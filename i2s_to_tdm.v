==> flow/design.v <==
module i2s_rx
#(
	parameter G_BITS = 16
)(
	input wire in_mclk,
	input wire in_sclk,
	input wire in_fclk,
	input wire in_din,
	output logic [G_BITS-1 : 0] out_frame_left,
	output logic [G_BITS-1 : 0] out_frame_right,
	output out_frame_strobe
);
	logic [G_BITS-1 : 0] frame_left;
	logic [G_BITS-1 : 0] frame_right;
	logic sclk;
	logic fclk;
	logic din;
	logic sclk_q;
	logic fclk_internal;
	logic fclk_internal_q;
	enum {IDLE, LEFT, RIGHT} state;
	int index;
	initial begin
		state = IDLE;
		out_frame_left = 0;
		out_frame_right = 0;
		frame_left = 0;
		frame_right = 0;
		out_frame_strobe = 0;
		sclk_q = 0;
		fclk_internal = 0;
		fclk_internal_q = 0;
	end
	always_ff @ (posedge in_mclk) begin
		sclk <= in_sclk;
		fclk <= in_fclk;
		din <= in_din;
		out_frame_strobe <= 0;   
		sclk_q <= sclk;
		if (sclk_q == 0 && sclk == 1) begin
			fclk_internal <= fclk;
		end
		fclk_internal_q <= fclk_internal;
		if (state == IDLE) begin
			if (fclk_internal_q == 1 && fclk_internal == 0) begin
				index <= G_BITS;
				state <= LEFT;
			end
		end else if (state == LEFT) begin
			if (sclk_q == 0 && sclk == 1) begin
				if (index > 0) begin
					index <= index-1;
					frame_left[index-1] <= din;
				end
			end
			if (fclk_internal_q == 0 && fclk_internal == 1) begin
				index <= G_BITS;
				state <= RIGHT;
			end
		end else if (state == RIGHT) begin
			if (sclk_q == 0 && sclk == 1) begin
				if (index > 0) begin
					index <= index-1;
					frame_right[index-1] <= din;
				end
			end
			if (fclk_internal_q == 1 && fclk_internal == 0) begin
				index <= G_BITS;
				state <= LEFT;
				out_frame_left <= frame_left;
				out_frame_right <= frame_right;
				out_frame_strobe <= 1;
				frame_left <= 0;
				frame_right <= 0;
			end
		end
	end
endmodule
module i2s_to_tdm
#(
	parameter G_BITS = 16
)(
	input wire in_mclk,
	input wire in_sclk,
	input wire in_fclk,
	input wire in_din,
	output wire out_mclk,
	output wire out_sclk,
	output wire out_fclk,
	output wire out_dout
);
	logic [G_BITS-1 : 0] frame_left;
	logic [G_BITS-1 : 0] frame_right;
	logic frame_strobe;
	i2s_rx
	#(
		.G_BITS(G_BITS)
	)
	i2s (
		.in_mclk(in_mclk),
		.in_sclk(in_sclk),
		.in_fclk(in_fclk),
		.in_din(in_din),
		.out_frame_left(frame_left),
		.out_frame_right(frame_right),
		.out_frame_strobe(frame_strobe)
	);
	tdm_tx
	#(
		.G_BITS(G_BITS)
	)
	tdm (
		.in_mclk(in_mclk),
		.in_frame_1(frame_left),
		.in_frame_2(frame_right),
		.in_frame_strobe(frame_strobe),
		.out_mclk(out_mclk),
		.out_sclk(out_sclk),
		.out_fclk(out_fclk),
		.out_dout(out_dout)
	);
endmodule
module tdm_tx
#(
	parameter G_BITS = 16
)(
	input wire in_mclk,
	input wire [G_BITS-1 : 0] in_frame_1,
	input wire [G_BITS-1 : 0] in_frame_2,
	input wire in_frame_strobe,
	output logic out_mclk,
	output logic out_sclk,
	output logic out_fclk,
	output logic out_dout
);
	logic [2*G_BITS-1 : 0] frame;
	logic sclk;
	logic sclk_q;
	logic frame_strobe_internal;
	logic [G_BITS-1 : 0] frame_1;
	logic [G_BITS-1 : 0] frame_2;
	initial begin
		frame = 0;
		sclk = 0;
		sclk_q = 0;
		out_fclk = 0;
	end
	always_comb begin
		out_mclk = in_mclk;
	end
	always_ff @(posedge in_mclk) begin
		sclk <= ~sclk;
		out_sclk <= sclk;
		sclk_q <= sclk;
		if (in_frame_strobe == 1) begin
			frame_strobe_internal <= 1;
			frame_1 <= in_frame_1;
			frame_2 <= in_frame_2;
		end
		if (sclk_q == 1 && sclk == 0) begin
			if (frame_strobe_internal == 1) begin
				frame_strobe_internal <= 0;
				out_fclk <= 1;
				out_dout <= 0;
				frame <= {frame_1, frame_2};
			end else begin
				out_fclk <= 0;
				out_dout <= frame[2*G_BITS-1];
				frame <= frame << 1;
			end
		end
	end
endmodule
# From RTL to reports: i2s_to_tdm
# Tool output for the design above, in the order of the flow.
# Lines are those of the file above, counted from 1.
# Operators carry their Yosys type and port widths (W data, S select, Z words).
# Cell names lack the library's common part.
setup:
  top_module: "i2s_to_tdm"
  clock: "in_mclk"
  library: "sky130hd"
  lib_corner: "tt_025C_1v80"

# After elaboration
# Counts by Yosys on the flattened word-level netlist (proc, flatten, opt, wreduce; memories kept). Register bits leave out memories and registers merged into their read ports (data or address). Print and check cells are left out.
bits:
  reg_bits: 205
  in_bits: 4
  word_cells: 88
op_classes:
  n_addsub: 2
  compare: 1
  equal: 6
  shifts: 2
  muxes: 26
  logic: 12
  n_reduce_logical: 16
op_table:
  columns: ["op", "n"]
  rows:
  - ["$mux W32", 14]
  - ["$mux W16", 7]
  - ["$shift A1 B33 Y16", 1]
  - ["$shift A1 B33 Y16 const A", 1]
  - ["$neg A32 Y33", 1]
  - ["$and A16 B16 Y16", 2]
  - ["$or A16 B16 Y16", 2]
  - ["$gt A32 B1 Y1 const B", 1]
  - ["$eq A32 B1 Y1 const B", 1]
  - ["$sub A32 B2 Y32 const B", 1]
  - ["$eq A32 B2 Y1 const B", 1]
  - ["$logic_not A32 Y1", 1]
  - ["$not A16 Y16", 1]
  - ["$reduce_and A5 Y1", 2]
  - ["$reduce_bool A2 Y1", 4]
  - ["$not A1 Y1", 7]
  - ["$mux W1", 5]
  - ["$logic_and A1 B1 Y1", 4]
  - ["$ne A2 B2 Y1 const B", 2]
  - ["$reduce_and A2 Y1", 2]
  - ["$reduce_and A4 Y1", 1]
  - ["$ne A3 B2 Y1 const B", 1]
  - ["$reduce_bool A3 Y1", 1]
  - ["$reduce_or A3 Y1", 1]
  - ["$ne A2 B1 Y1 const B", 1]

# Logic depth
# Longest topological path by Yosys (ltp), each cell counted once; first at word level (registers and memories cut), then after technology mapping (sequential cells cut; the memories' decode and read muxes count).
depth:
  depth_word: 9
  abc_area: 0
  mapped_depth: 18
  mapped_depth_nobuf: 13

# Mapped cells and area
# The flow's flattened synthesis, as Yosys stat reports it; memories are mapped. The netlist is that of the ABC_AREA named above (0 if unset); the other value can give another one.
types:
  columns: ["cell", "n"]
  rows:
  - ["edfxtp_1", 195]
  - ["mux2_2", 32]
  - ["a21oi_1", 66]
  - ["xnor2_1", 35]
  - ["o41ai_1", 32]
  - ["and3_1", 43]
  - ["nor2_1", 70]
  - ["nand2_1", 54]
  - ["dfxtp_1", 10]
  - ["xor2_1", 20]
  - ["clkbuf_1", 45]
  - ["nor3_1", 31]
  - ["nand4_1", 24]
  - ["nand4_2", 10]
  - ["nor4_1", 19]
  - ["nand3_1", 19]
  - ["o21ai_0", 19]
  - ["and2_1", 12]
# Other cell types: 58; their cells: 161.
mapped:
  mapped_cells: 897
  synth_area_um2: 10520.1
  sequential_area_um2: 6055.8
  flip_flops: 205
  n_buf: 66
# By module: a second synthesis without flattening, with its own total; a netlist apart from the flattened one above.
unflattened:
  cells_unflattened: 888
  hier_area_um2: 10632.7
# Each row is one instance without its submodules.
by_module:
  columns: ["module", "n_inst", "cells", "area_um2"]
  rows:
  - ["i2s_rx (G_BITS=16)", 1, 776, 8022.7]
  - ["tdm_tx (G_BITS=16)", 1, 112, 2610.0]
  - ["i2s_to_tdm", 1, 0, 0.0]

# Measured data: module i2s_to_tdm, platform sky130hd, 2 stored runs of the flow under differing settings, order arbitrary. Input and output delays are each 20% of the period that was set; the output load is 0.01 pF.
# "timing.achieved_period_ns" is the run's clock period less its worst setup slack. It is reckoned from that one timing run; input and output delays stay at 20% of the period that was set.
# By "worst_setup_path_time_ns" is meant the share of the clock period that the worst setup path is allowed (20% is reserved at inputs, 20% at outputs), minus its slack. Clock arrival times at its registers enter into it.
# By "power_total_uw" is meant OpenSTA's value without simulated activity: inputs other than the clock are taken to toggle once in ten clock periods, and the tool carries that through the logic.
runs:
  - name: "run 1"
    settings:
      period_ns: 6.44
      CORE_UTILIZATION: 43
      CORE_MARGIN: 3
      GPL_ROUTABILITY_DRIVEN: 0
      CTS_CLUSTER_DIAMETER: 101
      CAP_MARGIN: 40
      SLEW_MARGIN: 40
    results:
      synth_chip_area_um2: 10520.1
      dieArea_um2: 26378.6
      finalCellArea_um2: 11720.0
      fin_ws_ns: 0.884
      power_total_uw: 2927
      timing.achieved_period_ns: 5.556
      worst_setup_path_time_ns: 5.56
      worst_path_kind: "register to register"
  - name: "run 2"
    settings:
      period_ns: 4.86
      SETUP_SLACK_MARGIN: 0.01
      CAP_MARGIN: 20
      CORE_MARGIN: 2
      CORE_UTILIZATION: 40
      SLEW_MARGIN: 20
    results:
      synth_chip_area_um2: 10520.1
      dieArea_um2: 27614.1
      finalCellArea_um2: 11931.4
      fin_ws_ns: 0.363
      power_total_uw: 3749
      timing.achieved_period_ns: 4.497
      worst_setup_path_time_ns: 4.50
      worst_path_kind: "register to register"
